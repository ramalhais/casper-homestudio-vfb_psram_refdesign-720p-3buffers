==> flow/design.v <==
parameter Memory_Clock = 162;
parameter PSRAM_WIDTH = 8;
parameter DQ_WIDTH = 16;
parameter ADDR_WIDTH = 21;
parameter Burst_Length  = "128_Bytes";
parameter burst_num = 32;
parameter Fixed_Latency_Enable = "Fixed";
parameter Initial_Latency = 6;
parameter Drive_Strength = 50;
parameter Deep_Power_Down = "OFF";
parameter Hybrid_Sleep_Mode = "OFF";
parameter Refresh_Rate = "normal";
parameter PASR = "full";
parameter shift_delay = 192;
module syn_gen
(
    input              I_pxl_clk   , 
    input              I_rst_n     , 
    input      [15:0]  I_h_total   , 
    input      [15:0]  I_h_sync    , 
    input      [15:0]  I_h_bporch  , 
    input      [15:0]  I_h_res     , 
    input      [15:0]  I_v_total   , 
    input      [15:0]  I_v_sync    , 
    input      [15:0]  I_v_bporch  , 
    input      [15:0]  I_v_res     , 
    input      [15:0]  I_rd_hres   ,
    input      [15:0]  I_rd_vres   ,
    input              I_hs_pol    , 
    input              I_vs_pol    , 
    output reg         O_rden      ,
    output reg         O_de        ,   
    output reg         O_hs        ,
    output reg         O_vs         
);
reg  [15:0]   V_cnt     ;
reg  [15:0]   H_cnt     ;
wire          Pout_de_w    ;                          
wire          Pout_hs_w    ;
wire          Pout_vs_w    ;
reg           Pout_de_dn   ;                          
reg           Pout_hs_dn   ;
reg           Pout_vs_dn   ;
wire          Rden_w    ;
reg           Rden_dn   ; 
always@(posedge I_pxl_clk or negedge I_rst_n)
begin
	if(!I_rst_n)
		V_cnt <= 16'd0;
	else     
		begin
			if((V_cnt >= (I_v_total-1'b1)) && (H_cnt >= (I_h_total-1'b1)))
				V_cnt <= 16'd0;
			else if(H_cnt >= (I_h_total-1'b1))
				V_cnt <=  V_cnt + 1'b1;
			else
				V_cnt <= V_cnt;
		end
end
always @(posedge I_pxl_clk or negedge I_rst_n)
begin
	if(!I_rst_n)
		H_cnt <=  16'd0; 
	else if(H_cnt >= (I_h_total-1'b1))
		H_cnt <=  16'd0 ; 
	else 
		H_cnt <=  H_cnt + 1'b1 ;           
end
assign  Pout_de_w = ((H_cnt>=(I_h_sync+I_h_bporch))&(H_cnt<=(I_h_sync+I_h_bporch+I_h_res-1'b1)))&
                    ((V_cnt>=(I_v_sync+I_v_bporch))&(V_cnt<=(I_v_sync+I_v_bporch+I_v_res-1'b1))) ;
assign  Pout_hs_w =  ~((H_cnt>=16'd0) & (H_cnt<=(I_h_sync-1'b1))) ;
assign  Pout_vs_w =  ~((V_cnt>=16'd0) & (V_cnt<=(I_v_sync-1'b1))) ;  
assign  Rden_w    = ((H_cnt>=(I_h_sync+I_h_bporch))&(H_cnt<=(I_h_sync+I_h_bporch+I_rd_hres-1'b1)))&
                    ((V_cnt>=(I_v_sync+I_v_bporch))&(V_cnt<=(I_v_sync+I_v_bporch+I_rd_vres-1'b1))); 
always@(posedge I_pxl_clk or negedge I_rst_n)
begin
	if(!I_rst_n)
		begin
			Pout_de_dn  <= 1'b0;                          
			Pout_hs_dn  <= 1'b1;
			Pout_vs_dn  <= 1'b1; 
			Rden_dn     <= 1'b0; 
		end
	else 
		begin
			Pout_de_dn  <= Pout_de_w;                          
			Pout_hs_dn  <= Pout_hs_w;
			Pout_vs_dn  <= Pout_vs_w;
			Rden_dn     <= Rden_w   ; 
		end
end
always@(posedge I_pxl_clk or negedge I_rst_n)
begin
	if(!I_rst_n)
		begin 
			O_de  <= 1'b0;                       
			O_hs  <= 1'b1;
			O_vs  <= 1'b1;
			O_rden<= 1'b0; 
		end
	else 
		begin   
			O_de  <= Pout_de_dn;                      
			O_hs  <= I_hs_pol ? ~Pout_hs_dn : Pout_hs_dn ;
			O_vs  <= I_vs_pol ? ~Pout_vs_dn : Pout_vs_dn ;
			O_rden<= Rden_dn;
		end
end
endmodule       
[Tool chain data of syn_gen]
The steps from the RTL of syn_gen to its reports follow in flow order.
Lines are those of the file above, counted from 1.
Operators: Yosys type, input widths -> output width; for muxes data width and select width s.
Library cell names are shortened.
A cell with - has no value.
Design
  top: syn_gen
  clock: I_pxl_clk
  standard-cell library: sky130hd
  timing corner: tt_025C_1v80

[Elaborated design]
Yosys after proc, flatten, opt, wreduce and memory -nomap, before mapping. Memory bits, and registers merged into a memory's read port (data or address), are not among the register bits. Print and check cells are not counted. Equal cells are merged and count once.
Storage and ports
  ROM bits: 0
  RAM bits: 0
  output and inout bits: 4
  bits in latches: 0
  clocked read ports x word width: 0
  memories: 0
  register bits after elaboration: 40
  input port bits: 164
  elaborated cells: 57
Cells by class
  bitwise logic cells: 12
  divide/modulo/power cells: 0
  $lt $le $gt $ge: 12
  multiplexer cells: 5
  shifts and indexed selects: 0
  $add $sub $neg: 16
  multiply operators: 0
  reduce/logical cells: 2
  equality and inequality tests: 0
Operators with widths (number)
  $sub 16x1->16 const B: 8
  $add 16x16->16: 6
  $le 16x16->1: 6
  $ge 16x16->1: 4
  $mux 16: 3
  $add 16x1->16 const B: 2
  $ge 16x1->1 const B: 2
  $and 1x1->1: 8
  $not 1->1: 4
  $reduce_bool 2->1: 1
  $mux 1: 2
  $logic_and 1x1->1: 1

[Logic depth]
Yosys ltp: most cells in a row. Word level: on the elaborated netlist, between registers, memories and ports. Mapped: between sequential cells and ports; inverters and the memories' decode and read muxes count.
Depth
  depth in word-level cells: 6
  ABC_AREA: 0
  mapped depth: 25
  gate-level depth less buffers: 25

[Netlist]
Yosys stat after the flow's synthesis: flattened, memories mapped to cells. It holds for the ABC_AREA given above (unset counts as 0); a run with the other value may have another netlist.
Synthesis totals
  flip-flop cells: 40
  sequential area: 1006.0 um2
  synthesis area: 11309.6 um2
  buffer cells: 11
  mapped cells: 1433
Cells by type
  ha_1: number 282, total area 3.53E+03 um2
  xnor2_1: number 107, total area 937.149 um2
  dfrtp_1: number 36, total area 900.864 um2
  inv_1: number 176, total area 660.634 um2
  xor2_1: number 71, total area 621.846 um2
  a21oi_1: number 82, total area 410.394 um2
  a21o_1: number 49, total area 367.853 um2
  nor2_1: number 98, total area 367.853 um2
  nand2_1: number 67, total area 251.491 um2
  o21a_1: number 31, total area 232.723 um2
  o21ai_0: number 42, total area 210.202 um2
  nand2b_1: number 33, total area 206.448 um2
  nand4_1: number 33, total area 206.448 um2
  nor3_1: number 41, total area 205.197 um2
  nand3_1: number 37, total area 185.178 um2
  and3_1: number 25, total area 156.4 um2
  or2_2: number 25, total area 156.4 um2
  fa_1: number 6, total area 120.115 um2
Other cell types: 49; their cells: 192.

[Worst setup path after synthesis]
Source: OpenSTA report_checks on the synthesized netlist (no wires, ideal clock, input and output delay 20% of the period each), path of least setup slack; recovery checks are left aside. Register names are those of the netlist, which keeps one name where synthesis merged equal registers.
Timing path after synthesis
  path kind: input-to-reg
  start: in I_v_sync[0]
  end: reg Pout_de_dn
  stages on the path: 21
  data required time: 6.712 ns
  launch time at the first pin: 1.362 ns
  external input delay: 1.362 ns
  path delay: 4.566 ns
  arrival: 5.830 ns
  setup slack: 0.882 ns
  path buffers: 0
  period: 6.81 ns
  library setup time: 0.098 ns
  synthesis period reached: 5.928 ns
"path delay" = arrival - input delay + setup time.
"stages on the path": output pins that drive a net of the path, with the launching flip-flop's if there is one; two outputs of one cell count as two.
"synthesis period reached" is the clock period less the worst setup slack; recovery checks do not enter. This is arithmetic on one report: input and output delays are still those of the set period (20% each).
Between the ends stands the longest chain of elaborated cells between them, by number of cells; it is not shown to be the way that was timed. Of several equally long chains one is given.
A line is the first line of the expression or statement that the cell stems from. Yosys adds cells for indexed reads and writes and turns some case tables into memories.
On the way, after synthesis
  path through: ha_1 -> fa_1 -> a21oi_1 -> o22ai_2 -> o41ai_4 -> xnor2_1 -> or2_2 -> ha_1 -> and3_1 -> a21oi_1 -> o21ai_1 -> o41a_1 -> a21o_1 -> a21oi_1 -> xnor2_1 -> ha_1 -> nand4_1 -> or2_2 -> or3_1 -> o21ai_0 -> nor4bb_2
  cells in the longest elaborated chain: 6
  elaborated cells on any way between the ends: 7
  classes of those cells: 3 x add/sub; 2 x compare; 2 x logic
RTL lines, path after synthesis
  start, declared: line 24  | input      [15:0]  I_v_sync    ,
  $add 16x16->16 x2: line 70  | ((V_cnt>=(I_v_sync+I_v_bporch))&(V_cnt<=(I_v_sync+I_v_bporch+I_v_res-1'b1))) ;
  $sub 16x1->16: line 70
  $le 16x16->1: line 70
  $and 1x1->1: line 70
  $and 1x1->1: line 69  | assign  Pout_de_w = ((H_cnt>=(I_h_sync+I_h_bporch))&(H_cnt<=(I_h_sync+I_h_bporch+I_h_res-1'b1)))&
  end, assigned: line 79  | Pout_de_dn <= 1'b0;
  end, assigned: line 86  | Pout_de_dn <= Pout_de_w;
  end, declared: line 41  | reg           Pout_de_dn   ;

[Worst path after layout]
Path of least setup slack in the final report of flow run A (OpenROAD, finished layout, wires in). Where an end is a register, its clock arrival counts in the times.
Timing path after layout
  path kind: input-to-reg
  start: in I_v_bporch[6]
  end: reg Pout_de_dn
  data required time: 6.15 ns
  setup slack: 0.18 ns
  stages on the path: 23
  arrival: 5.97 ns
  period: 5.97 ns
  library setup time: 0.09 ns
  path buffers: 2
  external input delay: 1.19 ns
  launch time at the first pin: 1.19 ns
Between the ends stands the longest chain of elaborated cells between them, by number of cells; it is not shown to be the way that was timed. Of several equally long chains one is given.
On the way, after layout
  path through: clkdlybuf4s50_1 -> ha_1 -> buf_6 -> nand4_1 -> o22ai_1 -> a21o_2 -> or3_4 -> and2_4 -> or2_4 -> ha_4 -> and3_1 -> a21oi_2 -> o21ai_2 -> o41a_1 -> a21o_1 -> a21oi_2 -> xnor2_1 -> ha_1 -> nand4_1 -> or2_4 -> or3_4 -> o21ai_2 -> nor4bb_2
  cells in the longest elaborated chain: 6
  elaborated cells on any way between the ends: 7
  classes of those cells: 3 x add/sub; 2 x compare; 2 x logic
RTL lines, path after layout
  start, declared: line 25  | input      [15:0]  I_v_bporch  ,
  $add 16x16->16 x2: line 70  | ((V_cnt>=(I_v_sync+I_v_bporch))&(V_cnt<=(I_v_sync+I_v_bporch+I_v_res-1'b1))) ;
  $sub 16x1->16: line 70
  $le 16x16->1: line 70
  $and 1x1->1: line 70
  $and 1x1->1: line 69  | assign  Pout_de_w = ((H_cnt>=(I_h_sync+I_h_bporch))&(H_cnt<=(I_h_sync+I_h_bporch+I_h_res-1'b1)))&
  end, assigned: line 79  | Pout_de_dn <= 1'b0;
  end, assigned: line 86  | Pout_de_dn <= Pout_de_w;
  end, declared: line 41  | reg           Pout_de_dn   ;

Lab notebook: syn_gen

Measured results for syn_gen: 2 stored runs of the Yosys and OpenROAD flow on sky130hd. The settings differ; the order carries no meaning. The constraints put input and output delay at 20% of the set period each and load the outputs with 0.01 pF.
By "worst setup path time (ns)" is meant the share of the clock period that the worst setup path is allowed (20% is reserved at inputs, 20% at outputs), minus its slack. Clock arrival times at its registers enter into it.
By "finish__power__total" is meant OpenSTA's value without simulated activity: inputs other than the clock are taken to toggle once in ten clock periods, and the tool carries that through the logic.

settings of flow run A
{
  "period_ns": 5.97,
  "CORE_UTILIZATION": 40,
  "CORE_MARGIN": 3,
  "CELL_PAD_IN_SITES_GLOBAL_PLACEMENT": 2,
  "TNS_END_PERCENT": 65,
  "GPL_TIMING_DRIVEN": 0,
  "CAP_MARGIN": 20,
  "SLEW_MARGIN": 20
}
report of flow run A
yosys chip area after synthesis (um^2): 11309.6
finish__design__die__area: 30328.2
finish__design__instance__area__stdcell: 15125.8
finish__design__instance__utilization: 0.5520
finish__timing__setup__ws: 0.180
finish__timing__hold__ws: 0.351
finish__power__total: 4.183e-03
worst setup path time (ns): 4.60
worst setup path kind: input-to-reg

settings of flow run B
{
  "period_ns": 6.55,
  "SETUP_SLACK_MARGIN": -0.37,
  "CAP_MARGIN": 20,
  "CORE_MARGIN": 2,
  "CORE_UTILIZATION": 40,
  "SLEW_MARGIN": 20
}
report of flow run B
yosys chip area after synthesis (um^2): 11309.6
finish__design__die__area: 29635.6
finish__design__instance__area__stdcell: 14323.7
finish__design__instance__utilization: 0.5156
finish__timing__setup__ws: -0.070
finish__timing__hold__ws: 0.429
finish__power__total: 3.579e-03
worst setup path time (ns): 5.31
worst setup path kind: input-to-reg
