==> flow/design.v <==
parameter Memory_Clock = 162;
parameter PSRAM_WIDTH = 8;
parameter DQ_WIDTH = 16;
parameter ADDR_WIDTH = 21;
parameter Burst_Length  = "128_Bytes";
parameter burst_num = 32;
parameter Fixed_Latency_Enable = "Fixed";
parameter Initial_Latency = 6;
parameter Drive_Strength = 50;
parameter Deep_Power_Down = "OFF";
parameter Hybrid_Sleep_Mode = "OFF";
parameter Refresh_Rate = "normal";
parameter PASR = "full";
parameter shift_delay = 192;
module testpattern
(
    input              I_pxl_clk   , 
    input              I_rst_n     , 
    input      [2:0]   I_mode      , 
    input      [7:0]   I_single_r  ,
    input      [7:0]   I_single_g  ,
    input      [7:0]   I_single_b  ,
    input      [11:0]  I_h_total   , 
    input      [11:0]  I_h_sync    , 
    input      [11:0]  I_h_bporch  , 
    input      [11:0]  I_h_res     , 
    input      [11:0]  I_v_total   , 
    input      [11:0]  I_v_sync    , 
    input      [11:0]  I_v_bporch  , 
    input      [11:0]  I_v_res     , 
    input              I_hs_pol    , 
    input              I_vs_pol    , 
    output             O_de        ,   
    output reg         O_hs        , 
    output reg         O_vs        , 
    output     [7:0]   O_data_r    ,    
    output     [7:0]   O_data_g    ,
    output     [7:0]   O_data_b    
); 
localparam N = 5;  
localparam	WHITE	= {8'd255 , 8'd255 , 8'd255 }; 
localparam	YELLOW	= {8'd0   , 8'd255 , 8'd255 };
localparam	CYAN	= {8'd255 , 8'd255 , 8'd0   };
localparam	GREEN	= {8'd0   , 8'd255 , 8'd0   };
localparam	MAGENTA	= {8'd255 , 8'd0   , 8'd255 };
localparam	RED		= {8'd0   , 8'd0   , 8'd255 };
localparam	BLUE	= {8'd255 , 8'd0   , 8'd0   };
localparam	BLACK	= {8'd0   , 8'd0   , 8'd0   };
reg  [11:0]   V_cnt     ;
reg  [11:0]   H_cnt     ;
wire          Pout_de_w    ;                          
wire          Pout_hs_w    ;
wire          Pout_vs_w    ;
reg  [N-1:0]  Pout_de_dn   ;                          
reg  [N-1:0]  Pout_hs_dn   ;
reg  [N-1:0]  Pout_vs_dn   ;
wire 		  De_pos;
wire 		  De_neg;
wire 		  Vs_pos;
reg  [11:0]   De_vcnt     ;
reg  [11:0]   De_hcnt     ;
reg  [11:0]   De_hcnt_d1  ;
reg  [11:0]   De_hcnt_d2  ;
reg  [11:0]   Color_trig_num; 
reg           Color_trig    ;
reg  [3:0]    Color_cnt     ;
reg  [23:0]   Color_bar     ;
reg           Net_h_trig;
reg           Net_v_trig;
wire [1:0]    Net_pos   ;
reg  [23:0]   Net_grid  ;
reg  [23:0]   Gray;
reg  [23:0]   Gray_d1;
wire [23:0]   Single_color;
wire [23:0]   Data_sel;
reg  [23:0]   Data_tmp ;
always@(posedge I_pxl_clk or negedge I_rst_n)
begin
	if(!I_rst_n)
		V_cnt <= 12'd0;
	else     
		begin
			if((V_cnt >= (I_v_total-1'b1)) && (H_cnt >= (I_h_total-1'b1)))
				V_cnt <= 12'd0;
			else if(H_cnt >= (I_h_total-1'b1))
				V_cnt <=  V_cnt + 1'b1;
			else
				V_cnt <= V_cnt;
		end
end
always @(posedge I_pxl_clk or negedge I_rst_n)
begin
	if(!I_rst_n)
		H_cnt <=  12'd0; 
	else if(H_cnt >= (I_h_total-1'b1))
		H_cnt <=  12'd0 ; 
	else 
		H_cnt <=  H_cnt + 1'b1 ;           
end
assign  Pout_de_w = ((H_cnt>=(I_h_sync+I_h_bporch))&(H_cnt<=(I_h_sync+I_h_bporch+I_h_res-1'b1)))&
                    ((V_cnt>=(I_v_sync+I_v_bporch))&(V_cnt<=(I_v_sync+I_v_bporch+I_v_res-1'b1))) ;
assign  Pout_hs_w =  ~((H_cnt>=12'd0) & (H_cnt<=(I_h_sync-1'b1))) ;
assign  Pout_vs_w =  ~((V_cnt>=12'd0) & (V_cnt<=(I_v_sync-1'b1))) ;  
always@(posedge I_pxl_clk or negedge I_rst_n)
begin
	if(!I_rst_n)
		begin
			Pout_de_dn  <= {N{1'b0}};                          
			Pout_hs_dn  <= {N{1'b1}};
			Pout_vs_dn  <= {N{1'b1}}; 
		end
	else 
		begin
			Pout_de_dn  <= {Pout_de_dn[N-2:0],Pout_de_w};                          
			Pout_hs_dn  <= {Pout_hs_dn[N-2:0],Pout_hs_w};
			Pout_vs_dn  <= {Pout_vs_dn[N-2:0],Pout_vs_w}; 
		end
end
assign O_de = Pout_de_dn[4]; 
always@(posedge I_pxl_clk or negedge I_rst_n)
begin
	if(!I_rst_n)
		begin                        
			O_hs  <= 1'b1;
			O_vs  <= 1'b1; 
		end
	else 
		begin                         
			O_hs  <= I_hs_pol ? ~Pout_hs_dn[3] : Pout_hs_dn[3] ;
			O_vs  <= I_vs_pol ? ~Pout_vs_dn[3] : Pout_vs_dn[3] ;
		end
end
assign De_pos	= !Pout_de_dn[1] & Pout_de_dn[0];  
assign De_neg	= Pout_de_dn[1] && !Pout_de_dn[0]; 
assign Vs_pos	= !Pout_vs_dn[1] && Pout_vs_dn[0]; 
always @(posedge I_pxl_clk or negedge I_rst_n)
begin
	if(!I_rst_n)
		De_hcnt <= 12'd0;
	else if (De_pos == 1'b1)
		De_hcnt <= 12'd0;
	else if (Pout_de_dn[1] == 1'b1)
		De_hcnt <= De_hcnt + 1'b1;
	else
		De_hcnt <= De_hcnt;
end
always @(posedge I_pxl_clk or negedge I_rst_n)
begin
	if(!I_rst_n) 
		De_vcnt <= 12'd0;
	else if (Vs_pos == 1'b1)
		De_vcnt <= 12'd0;
	else if (De_neg == 1'b1)
		De_vcnt <= De_vcnt + 1'b1;
	else
		De_vcnt <= De_vcnt;
end
always @(posedge I_pxl_clk or negedge I_rst_n)
begin
	if(!I_rst_n)
		Color_trig_num <= 12'd0;
	else if (Pout_de_dn[1] == 1'b0)
		Color_trig_num <= I_h_res[11:3];  
	else if ((Color_trig == 1'b1) && (Pout_de_dn[1] == 1'b1))
		Color_trig_num <= Color_trig_num + I_h_res[11:3];
	else
		Color_trig_num <= Color_trig_num;
end
always @(posedge I_pxl_clk or negedge I_rst_n)
begin
	if(!I_rst_n)
		Color_trig <= 1'b0;
	else if (De_hcnt == (Color_trig_num-1'b1)) 
		Color_trig <= 1'b1;
	else
		Color_trig <= 1'b0;
end
always @(posedge I_pxl_clk or negedge I_rst_n)
begin
	if(!I_rst_n)
		Color_cnt <= 3'd0;
	else if (Pout_de_dn[1] == 1'b0)
		Color_cnt <= 3'd0;
	else if ((Color_trig == 1'b1) && (Pout_de_dn[1] == 1'b1))
		Color_cnt <= Color_cnt + 1'b1;
	else
		Color_cnt <= Color_cnt;
end
always @(posedge I_pxl_clk or negedge I_rst_n)
begin
	if(!I_rst_n)
		Color_bar <= 24'd0;
	else if(Pout_de_dn[2] == 1'b1)
		case(Color_cnt)
			3'd0	:	Color_bar	<=	WHITE  ;
			3'd1	:	Color_bar	<=	YELLOW ;
			3'd2	:	Color_bar	<=	CYAN   ;
			3'd3	:	Color_bar	<=	GREEN  ;
			3'd4	:	Color_bar	<=	MAGENTA;
			3'd5	:	Color_bar	<=	RED    ;
			3'd6	:	Color_bar	<=	BLUE   ;
			3'd7	:	Color_bar	<=	BLACK  ;
			default	:	Color_bar	<=	BLACK  ;
		endcase
	else
		Color_bar	<=	BLACK  ;
end
always @(posedge I_pxl_clk or negedge I_rst_n)
begin
	if(!I_rst_n)
		Net_h_trig <= 1'b0;
	else if (((De_hcnt[4:0] == 5'd0) || (De_hcnt == (I_h_res-1'b1))) && (Pout_de_dn[1] == 1'b1))
		Net_h_trig <= 1'b1;
	else
		Net_h_trig <= 1'b0;
end
always @(posedge I_pxl_clk or negedge I_rst_n)
begin
	if(!I_rst_n)
		Net_v_trig <= 1'b0;
	else if (((De_vcnt[4:0] == 5'd0) || (De_vcnt == (I_v_res-1'b1))) && (Pout_de_dn[1] == 1'b1))
		Net_v_trig <= 1'b1;
	else
		Net_v_trig <= 1'b0;
end
assign Net_pos = {Net_v_trig,Net_h_trig};
always @(posedge I_pxl_clk or negedge I_rst_n)
begin
	if(!I_rst_n)
		Net_grid <= 24'd0;
	else if(Pout_de_dn[2] == 1'b1)
		case(Net_pos)
			2'b00	:	Net_grid	<=	BLACK  ;
			2'b01	:	Net_grid	<=	RED    ;
			2'b10	:	Net_grid	<=	RED    ;
			2'b11	:	Net_grid	<=	RED    ;
			default	:	Net_grid	<=	BLACK  ;
		endcase
	else
		Net_grid	<=	BLACK  ;
end
always @(posedge I_pxl_clk or negedge I_rst_n)
begin
	if(!I_rst_n)
		Gray <= 24'd0;
	else
		Gray <= {De_hcnt[7:0],De_hcnt[7:0],De_hcnt[7:0]};
end
always @(posedge I_pxl_clk or negedge I_rst_n)
begin
	if(!I_rst_n)
		Gray_d1 <= 24'd0;
	else
		Gray_d1 <= Gray;
end
assign Single_color = {I_single_b,I_single_g,I_single_r};
assign Data_sel = (I_mode[2:0] == 3'b000) ? Color_bar		: 
                  (I_mode[2:0] == 3'b001) ? Net_grid 		: 
                  (I_mode[2:0] == 3'b010) ? Gray_d1    		: 
				  (I_mode[2:0] == 3'b011) ? Single_color	: BLUE;
always @(posedge I_pxl_clk or negedge I_rst_n)
begin
	if(!I_rst_n) 
		Data_tmp <= 24'd0;
	else
		Data_tmp <= Data_sel;
end
assign O_data_r = Data_tmp[ 7: 0];
assign O_data_g = Data_tmp[15: 8];
assign O_data_b = Data_tmp[23:16];
endmodule       
# Reports on testpattern
# The steps from the RTL of testpattern to its reports follow in flow order.
# Line numbers count from 1 in the design file above.
# Operators carry their Yosys type and port widths (W data, S select, Z words).
# Library cell names are shortened.
# Not given: --
# inputs
design	testpattern
clock	I_pxl_clk
lib	sky130hd
corner	tt_025C_1v80

# Elaborated design
# Yosys after proc, flatten, opt, wreduce and memory -nomap, before mapping. Memory bits, and registers merged into a memory's read port (data or address), are not among the register bits. Print and check cells are not counted. Equal cells are merged and count once.
# Yosys's memory passes give these memory sizes; they may raise the number of words (mostly to a power of two), join words into wider ones and drop unused or constant bits.
# classes
n_mux	24
n_mul	0
equal	10
shifts	0
n_cmp	10
add_sub_neg	19
logic	10
div	0
reduce_logical	19
# ops
operator	n
$mux W24	7
$sub A12 B1 Y12 const B	9
$mux W12	9
$add A12 B1 Y12 const B	4
$add A12 B12 Y12	4
$ge A12 B12 Y1	4
$le A12 B12 Y1	4
$pmux W24 S2	1
$eq A12 B12 Y1	3
$ge A12 B1 Y1 const B	2
$add A12 B9 Y12	1
$logic_not A5 Y1	2
$mux W4	2
$and A1 B1 Y1	6
$logic_and A1 B1 Y1	6
$reduce_bool A2 Y1	3
$eq A3 B2 Y1 const B	2
$mux W1	5
$not A1 Y1	4
$eq A2 B2 Y1 const B	2
$add A4 B1 Y4 const B	1
$logic_not A1 Y1	3
$eq A3 B1 Y1 const B	1
$logic_not A3 Y1	1
$reduce_or A3 Y1	1
$logic_or A1 B1 Y1	2
$eq A2 B1 Y1 const B	1
$ne A2 B1 Y1 const B	1
$logic_not A2 Y1	1
# bits
clocked_rd_ports_x_width	0
inputBits	127
n_memories	1
output_inout_bits	27
mem_bits_ro	192
mem_bits_rw	0
word_cells	112
ff_bits	202
latch_bits	0
# memory_table
name	words	word_bits	rd	wr	line	text
(no name shown)	8	24	1	0	194	case(Color_cnt)

# Longest topological paths
# Depth = most cells in a row (Yosys ltp): at word level without a register or memory, in the mapped netlist without a sequential cell, where the memories' decode and read muxes count.
# logic_depth
depth_word	6
ABC_AREA	1
depth_mapped	31
mapped_depth_nobuf	31

# Synthesis result
# Yosys stat after the flow's synthesis: flattened, memories mapped to cells. It holds for the ABC_AREA given above (unset counts as 0); a run with the other value may have another netlist.
# The area totals of this step are shown rounded.
# by_type
type	n	area_total_um2
dfrtp_1	116	2.9E+03
ha_1	163	2.04E+03
nand2_1	297	1.11E+03
xor2_1	97	849.565
inv_1	221	829.546
nand3_1	113	565.542
nor2_1	141	529.258
a21oi_1	102	510.49
xnor2_1	45	394.128
o21ai_0	62	310.298
dfstp_2	10	262.752
nor3_1	29	145.139
nand4_1	22	137.632
fa_1	5	100.096
nor3_2	9	90.086
a31oi_1	13	81.328
nor4_1	12	75.072
o31ai_1	10	75.072
# Not listed: further types 36, cells in them 116.
# synth_totals
ffs	126
buf_cells	11
yosys_area_um2	12000
seqArea_um2	3200
mapped_cells	1583

# Timing after synthesis
# OpenSTA on the mapped netlist: ideal clock, no wires. The path of least setup slack (recovery checks aside). Input and output delay are each 20% of the period. Register names are those of the netlist, which keeps one name where synthesis merged equal registers.
# synth_timing
path_kind	input to register
from	in I_v_sync[0]
to	reg Pout_de_dn[0]
path_stages	30
t_first_pin_ps	1358
path_buffers	0
arrival_ps	4863
input_delay_ps	1358
setup_time_ps	117
tclk_ps	6790
path_slack_ps	1810
path_delay_ps	3622
required_time_ps	6673
synth_period_reached_ps	4980
# "path_delay_ps" = arrival - input delay + setup time.
# "path_stages" counts driving pins, that of a launching flip-flop among them; a cell with two outputs on the path counts twice.
# "synth_period_reached_ps" = period - worst setup slack (recovery checks aside). The figure is calculated, with input and output delays left at 20% of the set period.
# The rows between start and end are the longest chain of elaborated cells between them; the timing report does not say that the signal goes this way. Where chains are equally long, one stands for them.
# Each line given opens the expression or statement behind the cell; cells for indexed reads and writes are added by Yosys, which also makes memories of some case tables.
# synth_via
cell_sequence	ha_1 fa_1 nand2_1 nand3_1 nand2_1 nand2_1 nand2_1 nand2_1 a21oi_1 xor2_1 ha_1 inv_1 ha_1 inv_1 nor4_1 nand2_1 o311ai_0 a31oi_1 nand3b_1 nand2_1 ha_1 nand4_1 nor3_1 nand2_1 o211ai_1 nand2_1 nand2_1 inv_1 nand2_1 nor2_1
elab_chain_len	6
cells_between	7
cone_lines	2
classes_between	add/sub: 3; compare: 2; logic: 2
# synth_lines
item	line	text
start: declaration	28	input      [11:0]  I_v_sync    ,
$add A12 B12 Y12 x2	101	((V_cnt>=(I_v_sync+I_v_bporch))&(V_cnt<=(I_v_sync+I_v_bporch+I_v_res-1'b1))) ;
$sub A12 B1 Y12	101
$le A12 B12 Y1	101
$and A1 B1 Y1	101
$and A1 B1 Y1	100	assign  Pout_de_w = ((H_cnt>=(I_h_sync+I_h_bporch))&(H_cnt<=(I_h_sync+I_h_bporch+I_h_res-1'b1)))&
end: assignment	108	Pout_de_dn <= {N{1'b0}};
end: assignment	114	Pout_de_dn <= {Pout_de_dn[N-2:0],Pout_de_w};
end: declaration	54	reg  [N-1:0]  Pout_de_dn   ;

# Path in the finished layout
# Path of least setup slack in the final report of record 1 (OpenROAD, finished layout, wires in). Where an end is a register, its clock arrival counts in the times.
# The path's times are printed in steps of 10 ps; the period is the one set.
# layout_timing
path_kind	input to register
from	in I_v_sync[0]
to	reg Pout_de_dn[0]
path_slack_ps	3350
path_stages	31
required_time_ps	9800
path_buffers	1
input_delay_ps	1900
tclk_ps	9490
arrival_ps	6440
t_first_pin_ps	1900
setup_time_ps	120
# The rows between start and end are the longest chain of elaborated cells between them; the timing report does not say that the signal goes this way. Where chains are equally long, one stands for them.
# layout_via
cell_sequence	clkdlybuf4s50_1 ha_1 fa_1 nand2_1 nand3_1 nand2_1 nand2_1 nand2_1 nand2_1 a21oi_1 xor2_1 ha_1 inv_1 ha_1 inv_1 nor4_1 nand2_1 o311ai_0 a31oi_1 nand3b_1 nand2_1 ha_1 nand4_1 nor3_1 nand2_1 o211ai_1 nand2_1 nand2_1 inv_1 nand2_1 nor2_1
elab_chain_len	6
cells_between	7
cone_lines	2
classes_between	add/sub: 3; compare: 2; logic: 2
# layout_lines
item	line	text
start: declaration	28	input      [11:0]  I_v_sync    ,
$add A12 B12 Y12 x2	101	((V_cnt>=(I_v_sync+I_v_bporch))&(V_cnt<=(I_v_sync+I_v_bporch+I_v_res-1'b1))) ;
$sub A12 B1 Y12	101
$le A12 B12 Y1	101
$and A1 B1 Y1	101
$and A1 B1 Y1	100	assign  Pout_de_w = ((H_cnt>=(I_h_sync+I_h_bporch))&(H_cnt<=(I_h_sync+I_h_bporch+I_h_res-1'b1)))&
end: assignment	108	Pout_de_dn <= {N{1'b0}};
end: assignment	114	Pout_de_dn <= {Pout_de_dn[N-2:0],Pout_de_w};
end: declaration	54	reg  [N-1:0]  Pout_de_dn   ;

FLOW RESULTS
============

Settings and measured results of 2 stored flow runs for module testpattern (sky130hd), not sorted in any way. The constraints put input and output delay at 20% of the set period each and load the outputs with 0.01 pF.
"fin_power_mw": no workload was simulated; the value follows from the tool's default switching activity.
The results are shown rounded.

Record 1, flow files:
==> flow/run.sh <==
#!/bin/bash
# the make line also repeats the synthesis and layout settings of config.mk as NAME=value (left out here)
make -C /OpenROAD-flow-scripts/flow DESIGN_CONFIG=/design/flow/config.mk WORK_HOME=/design/flow/orfs CLKGATE_MAP_FILE= finish
==> flow/config.mk <==
export PLATFORM = sky130hd
export DESIGN_NAME = testpattern
export DESIGN_NICKNAME = testpattern
export VERILOG_FILES = /design/flow/design.v
export SDC_FILE = /design/flow/constraint.sdc
export NUM_CORES = 4
export LEC_CHECK = 0
export ABC_AREA = 1
export CAP_MARGIN = 20
export CORE_MARGIN = 2
export CORE_UTILIZATION = 65
export CTS_CLUSTER_DIAMETER = 189
export GPL_ROUTABILITY_DRIVEN = 0
export HOLD_SLACK_MARGIN = 0.15
export PLACE_DENSITY = 0.83
export SETUP_SLACK_MARGIN = -0.57
export SLEW_MARGIN = 20
export TNS_END_PERCENT = 70
==> flow/constraint.sdc <==
create_clock -name core_clock -period 9.49 [get_ports {I_pxl_clk}]
set_input_delay 1.8980 -clock core_clock [delete_from_list [all_inputs] [get_ports {I_pxl_clk}]]
set_output_delay 1.8980 -clock core_clock [all_outputs]
set_load 0.01 [all_outputs]

==> results of record 1, as CSV <==
result,value
synth_chip_area_um2,12000
total_die_area_um2,19000
finalCellArea_um2,14000
fin_ws_ps,3400
tns_setup_ps,0
holdWs_ps,340
fin_power_mw,2.6

Record 2, flow files:
==> flow/run.sh <==
#!/bin/bash
# the make line also repeats the synthesis and layout settings of config.mk as NAME=value (left out here)
make -C /OpenROAD-flow-scripts/flow DESIGN_CONFIG=/design/flow/config.mk WORK_HOME=/design/flow/orfs CLKGATE_MAP_FILE= finish
==> flow/config.mk <==
export PLATFORM = sky130hd
export DESIGN_NAME = testpattern
export DESIGN_NICKNAME = testpattern
export VERILOG_FILES = /design/flow/design.v
export SDC_FILE = /design/flow/constraint.sdc
export NUM_CORES = 4
export LEC_CHECK = 0
export CAP_MARGIN = 20
export CORE_MARGIN = 2
export CORE_UTILIZATION = 40
export SLEW_MARGIN = 20
==> flow/constraint.sdc <==
create_clock -name core_clock -period 7.04 [get_ports {I_pxl_clk}]
set_input_delay 1.4080 -clock core_clock [delete_from_list [all_inputs] [get_ports {I_pxl_clk}]]
set_output_delay 1.4080 -clock core_clock [all_outputs]
set_load 0.01 [all_outputs]

==> results of record 2, as CSV <==
result,value
synth_chip_area_um2,11000
total_die_area_um2,30000
finalCellArea_um2,14000
fin_ws_ps,690
tns_setup_ps,0
holdWs_ps,330
fin_power_mw,3.1
